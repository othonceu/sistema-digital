==> flow/design.v <==
module PiscaLeds(
	input CLOCK_50,
	input[3:0] KEY,
	input [9:0]SW,
	output reg[7:0] LEDG,
	output reg[9:0] LEDR
);
reg[31:0] counter;
reg[3:0] soma = 1;
reg state;
reg state2;
wire r = state;
wire w = state2;
always @(posedge CLOCK_50)
begin
	if(counter <=(50000000 *2))
	begin
		counter <= counter + soma;
	end
	else
	begin
		counter <= 0;
		state <= ~state;
	end
		if(SW[0])
			begin
				 LEDR[0] = r;
				 soma = 100;
				 LEDR[1] = ~r;
				 soma = 100;
				 LEDR[2] = r;
				 soma = 100;
				 LEDR[3] = ~r;
				 soma = 100;
				 LEDR[4] = r;
				 soma = 100;
				 LEDR[5] = ~r;
				 soma = 100;
				 LEDR[6] = r;
				 soma = 100;
				 LEDR[7] = ~r;
				 soma = 100;
				 LEDR[8] = r;
				 soma = 100;
				 LEDR[9] = ~r;
				 soma = 100;
				 LEDG[0] = ~r;
				 soma = 100;
				 LEDG[1] = r;
				 soma = 100;
				 LEDG[2] = ~r;
				 soma = 100;
				 LEDG[3] = r;
				 soma = 100;
				 LEDG[4] = ~r;
				 soma = 100;
				 LEDG[5] = r; 
				 soma = 100;
				 LEDG[6] = ~r; 
				 soma = 100;
				 LEDG[7] = r ;
				 soma = 100;
		end
		else
			begin
				 LEDR[0] = r;
				 soma = 1;
				 LEDR[1] = ~r;
				 soma = 1;
				 LEDR[2] = r;
				 soma =  1;
				 LEDR[3] = ~r;
				 soma = 1;
				 LEDR[4] = r;
				 soma = 1;
				 LEDR[5] = ~r;
				 soma = 1;
				 LEDR[6] = r;
				 soma = 1;
				 LEDR[7] = w;
				 soma = 1;
				 LEDR[8] = r;
				 soma = 1;
				 LEDR[9] = w;
				 soma = 1;
				 LEDG[0] = ~r;
				 soma = 1;
				 LEDG[1] = r;
				 soma = 1;
				 LEDG[2] = ~r;
				 soma = 1;
				 LEDG[3] = r;
				 soma = 1;
				 LEDG[4] = ~r;
				 soma = 1;
				 LEDG[5] = r; 
				 soma = 1;
				 LEDG[6] = w; 
				 soma = 1;
				 LEDG[7] = r ;
				 soma = 1;
		end
		if(SW[2])
		begin
			LEDR[0] = r;
				 soma = 500000;
				 LEDR[1] = ~r;
				 soma = 500000;
				 LEDR[2] = r;
				 soma = 500000;
				 LEDR[3] = ~r;
				 soma = 1;
				 LEDR[4] = r;
				 soma = 1;
				 LEDR[5] = w;
				 soma = 1;
				 LEDR[6] = r;
				 soma = 1;
				 LEDR[7] = ~r;
				 soma = 1;
				 LEDR[8] = r;
				 soma = 1;
				 LEDR[9] = w;
				 soma = 1;
				 LEDG[0] = ~r;
				 soma = 1;
				 LEDG[1] = ~w;
				 soma = 1;
				 LEDG[2] = ~r;
				 soma = 1;
				 LEDG[3] = r;
				 soma = 1;
				 LEDG[4] = ~r;
				 soma = 15000;
				 LEDG[5] = r; 
				 soma = 1;
				 LEDG[6] = ~r; 
				 soma = 150000;
				 LEDG[7] = r ;
				 soma = 1;
		end
	if(counter == 25000000)
	begin 
		state2 <= ~state2;
	end
end
endmodule
Step by step through the tools: PiscaLeds
Tool output for the design above, in the order of the flow. Lines are those of the file above, counted from 1. Cell names lack the library's common part. A cell with -- has no value.

Top: PiscaLeds. Clock port: CLOCK_50. Library: sky130hd. Corner: tt_025C_1v80.

After elaboration
Yosys after proc, flatten, opt, wreduce and memory -nomap, before mapping. Enables and synchronous resets that opt folds into registers are not counted as muxes. Memory bits, and registers merged into a memory's read port (data or address), are not among the register bits. Print and check cells are not counted. Equal cells are merged and count once.

Under bits in registers stands 56. The figure for input port bits is 15. For output and inout port bits the number is 18. Word-level cells: 17.

Add/subtract/negate cells: 1. The figure for magnitude comparators is 1. The figure for eq/ne operators is 1. Under muxes and demuxes stands 6. For bitwise logic cells the number is 2.

Operators with widths (count): equality test 32 x 25 -> 1 bit (second input constant) (1); less-or-equal comparator 32 x 27 -> 1 bit (second input constant) (1); adder 32 x 4 -> 32 bit (1); two-way mux 1 bit (5); two-way mux 3 bit (1); NOT 1 bit (2).

Logic depth
Longest topological path by Yosys (ltp), each cell counted once; first at word level (registers and memories cut), then after technology mapping (sequential cells cut; the memories' decode and read muxes count).

The entry for word-level depth reads 3. ABC_AREA: 0. For mapped depth the number is 7. The figure for mapped depth without buffers is 6.

After synthesis
Source: synth_stat.txt of the flow (Yosys; design flattened, memories mapped). It holds for the ABC_AREA given above (unset counts as 0); a run with the other value may have another netlist. Totals and module areas in this step are rounded.

Cell types: dfxtp_1 (count 40, area in all 800.768 um2); or4_1 (count 15, area in all 112.608 um2); a22oi_1 (count 12, area in all 90.086 um2); buf_4 (count 12, area in all 90.086 um2); xnor2_1 (count 10, area in all 87.584 um2); o31ai_1 (count 10, area in all 75.072 um2); a21oi_1 (count 14, area in all 70.067 um2); edfxtp_1 (count 2, area in all 60.058 um2); nand2_1 (count 12, area in all 45.043 um2); ha_1 (count 3, area in all 37.536 um2); nand4_1 (count 6, area in all 37.536 um2); or3_1 (count 5, area in all 31.28 um2); inv_1 (count 8, area in all 30.029 um2); o21ai_0 (count 6, area in all 30.029 um2); buf_2 (count 5, area in all 25.024 um2); nand3_1 (count 5, area in all 25.024 um2); nor3_1 (count 5, area in all 25.024 um2); nor4_1 (count 4, area in all 25.024 um2).

Other cell types: 25; their cells: 35.

The entry for cell count reads 209. The figure for chip area (Yosys) is 0.00195 mm2. For sequential part of the area the number is 0.000861 mm2. Flip-flops: 42. The figure for buffers is 22.

Path before layout
OpenSTA on the mapped netlist: ideal clock, no wires. The path of least setup slack (recovery checks aside). Input and output delay are each 20% of the period. Register names are those of the netlist, which keeps one name where synthesis merged equal registers.

Kind: reg-to-reg. From: register counter[0]. To: register counter[18]. Under clock period stands 2.81 ns. Setup time: 0.079 ns. Launch time at the first pin: 0.000 ns. Arrival: 2.030 ns. Under required time stands 2.731 ns. The figure for setup slack is 0.700 ns. Under path delay stands 2.109 ns. For stages the number is 8. For buffers on the path the number is 1. The figure for synthesis period reached is 2.11 ns.

"path delay" is the arrival time less input delay plus setup time. "stages": output pins that drive a net of the path, with the launching flip-flop's if there is one; two outputs of one cell count as two. "synthesis period reached" is the clock period less the worst setup slack; recovery checks do not enter. This is arithmetic on one report: input and output delays are still those of the set period (20% each). The rows between start and end are the longest chain of elaborated cells between them; the timing report does not say that the signal goes this way. Where chains are equally long, one stands for them. Each line given opens the expression or statement behind the cell; cells for indexed reads and writes are added by Yosys, which also makes memories of some case tables.

Path through: dfxtp_1 > ha_1 > ha_1 > a21oi_1 > or4_1 > buf_2 > or4_1 > a22oi_1. The figure for length of the longest elaborated chain is 1. The entry for elaborated cells on any way between the ends reads 2. The entry for source lines of those cells reads 2. Classes of those cells: add/sub: 1; compare: 1.

Ends and longest elaborated chain, after synthesis: start: declaration (RTL line 8) `reg[31:0] counter;`; start: assignment (RTL line 18) `counter <= counter + soma;`; start: assignment (RTL line 22) `counter <= 0;`; adder 32 x 4 -> 32 bit (RTL line 18); end: assignment (RTL line 18); end: assignment (RTL line 22); end: declaration (RTL line 8).

Worst path after layout
From the final timing report of entry A: the path of least setup slack in the routed layout; clock arrival at registers is part of the times.

Kind: reg-to-reg. From: register counter[2]. To: register counter[14]. Under clock period stands 1.78 ns. Setup time: 0.07 ns. Launch time at the first pin: 0.29 ns. Arrival: 2.18 ns. Under required time stands 2.00 ns. The figure for setup slack is -0.18 ns. For stages the number is 7. For buffers on the path the number is 1.

The rows between start and end are the longest chain of elaborated cells between them; the timing report does not say that the signal goes this way. Where chains are equally long, one stands for them.

Path through: dfxtp_2 > ha_4 > a21oi_4 > or4_4 > buf_4 > or3_1 > a22oi_2. The figure for length of the longest elaborated chain is 1. The entry for elaborated cells on any way between the ends reads 2. The entry for source lines of those cells reads 2. Classes of those cells: add/sub: 1; compare: 1.

Ends and longest elaborated chain, after layout: start: declaration (RTL line 8) `reg[31:0] counter;`; start: assignment (RTL line 18) `counter <= counter + soma;`; start: assignment (RTL line 22) `counter <= 0;`; adder 32 x 4 -> 32 bit (RTL line 18); end: assignment (RTL line 18); end: assignment (RTL line 22); end: declaration (RTL line 8).

Wiki page: PiscaLeds / flow data

Measured results for PiscaLeds: 2 stored runs of the Yosys and OpenROAD flow on sky130hd. The settings differ; the order carries no meaning. The constraints put input and output delay at 20% of the set period each and load the outputs with 0.01 pF. "achieved clock period": clock period set for the run, less the worst setup slack. It is reckoned from that one timing run; input and output delays stay at 20% of the period that was set. By "critical path time" is meant the share of the clock period that the worst setup path is allowed (20% is reserved at inputs, 20% at outputs), minus its slack. Clock arrival times at its registers enter into it. By "total power after layout" is meant OpenSTA's value without simulated activity: inputs other than the clock are taken to toggle once in ten clock periods, and the tool carries that through the logic. Results are given in rounded form.

Entry A has these settings: period_ns 1.78; CORE_UTILIZATION 51; SETUP_SLACK_MARGIN 0.05; PLACE_DENSITY 0.51; CORE_MARGIN 5; GPL_TIMING_DRIVEN 1; CTS_CLUSTER_SIZE 15; CAP_MARGIN 20; SLEW_MARGIN 20. The measured standard-cell area after layout is 0.00276 mm2. The netlist area reported by Yosys is 0.00195 mm2. The die area stands at 0.00517 mm2. The worst hold slack after layout is 0.454 ns. The measured sum of negative setup slack is -2.45 ns. The achieved clock period comes to 1.956 ns. The post-route utilization comes to 74.8 %. The total power after layout stands at 1,980 uW. The critical path time comes to 1.96 ns. Worst setup path kind: reg-to-reg. The worst setup slack after layout is -0.176 ns.

Entry B has these settings: period_ns 1.55; CORE_UTILIZATION 62; PLACE_DENSITY_LB_ADDON 0.26; HOLD_SLACK_MARGIN -0.04; CORE_ASPECT_RATIO 0.84; CELL_PAD_IN_SITES_GLOBAL_PLACEMENT 3; GPL_ROUTABILITY_DRIVEN 0; CTS_CLUSTER_DIAMETER 120; CAP_MARGIN 30; MIN_ROUTING_LAYER met2; MAX_ROUTING_LAYER met5; CORE_MARGIN 2; SLEW_MARGIN 20. Outcome: did not finish, placement stopped with FLW-0024.
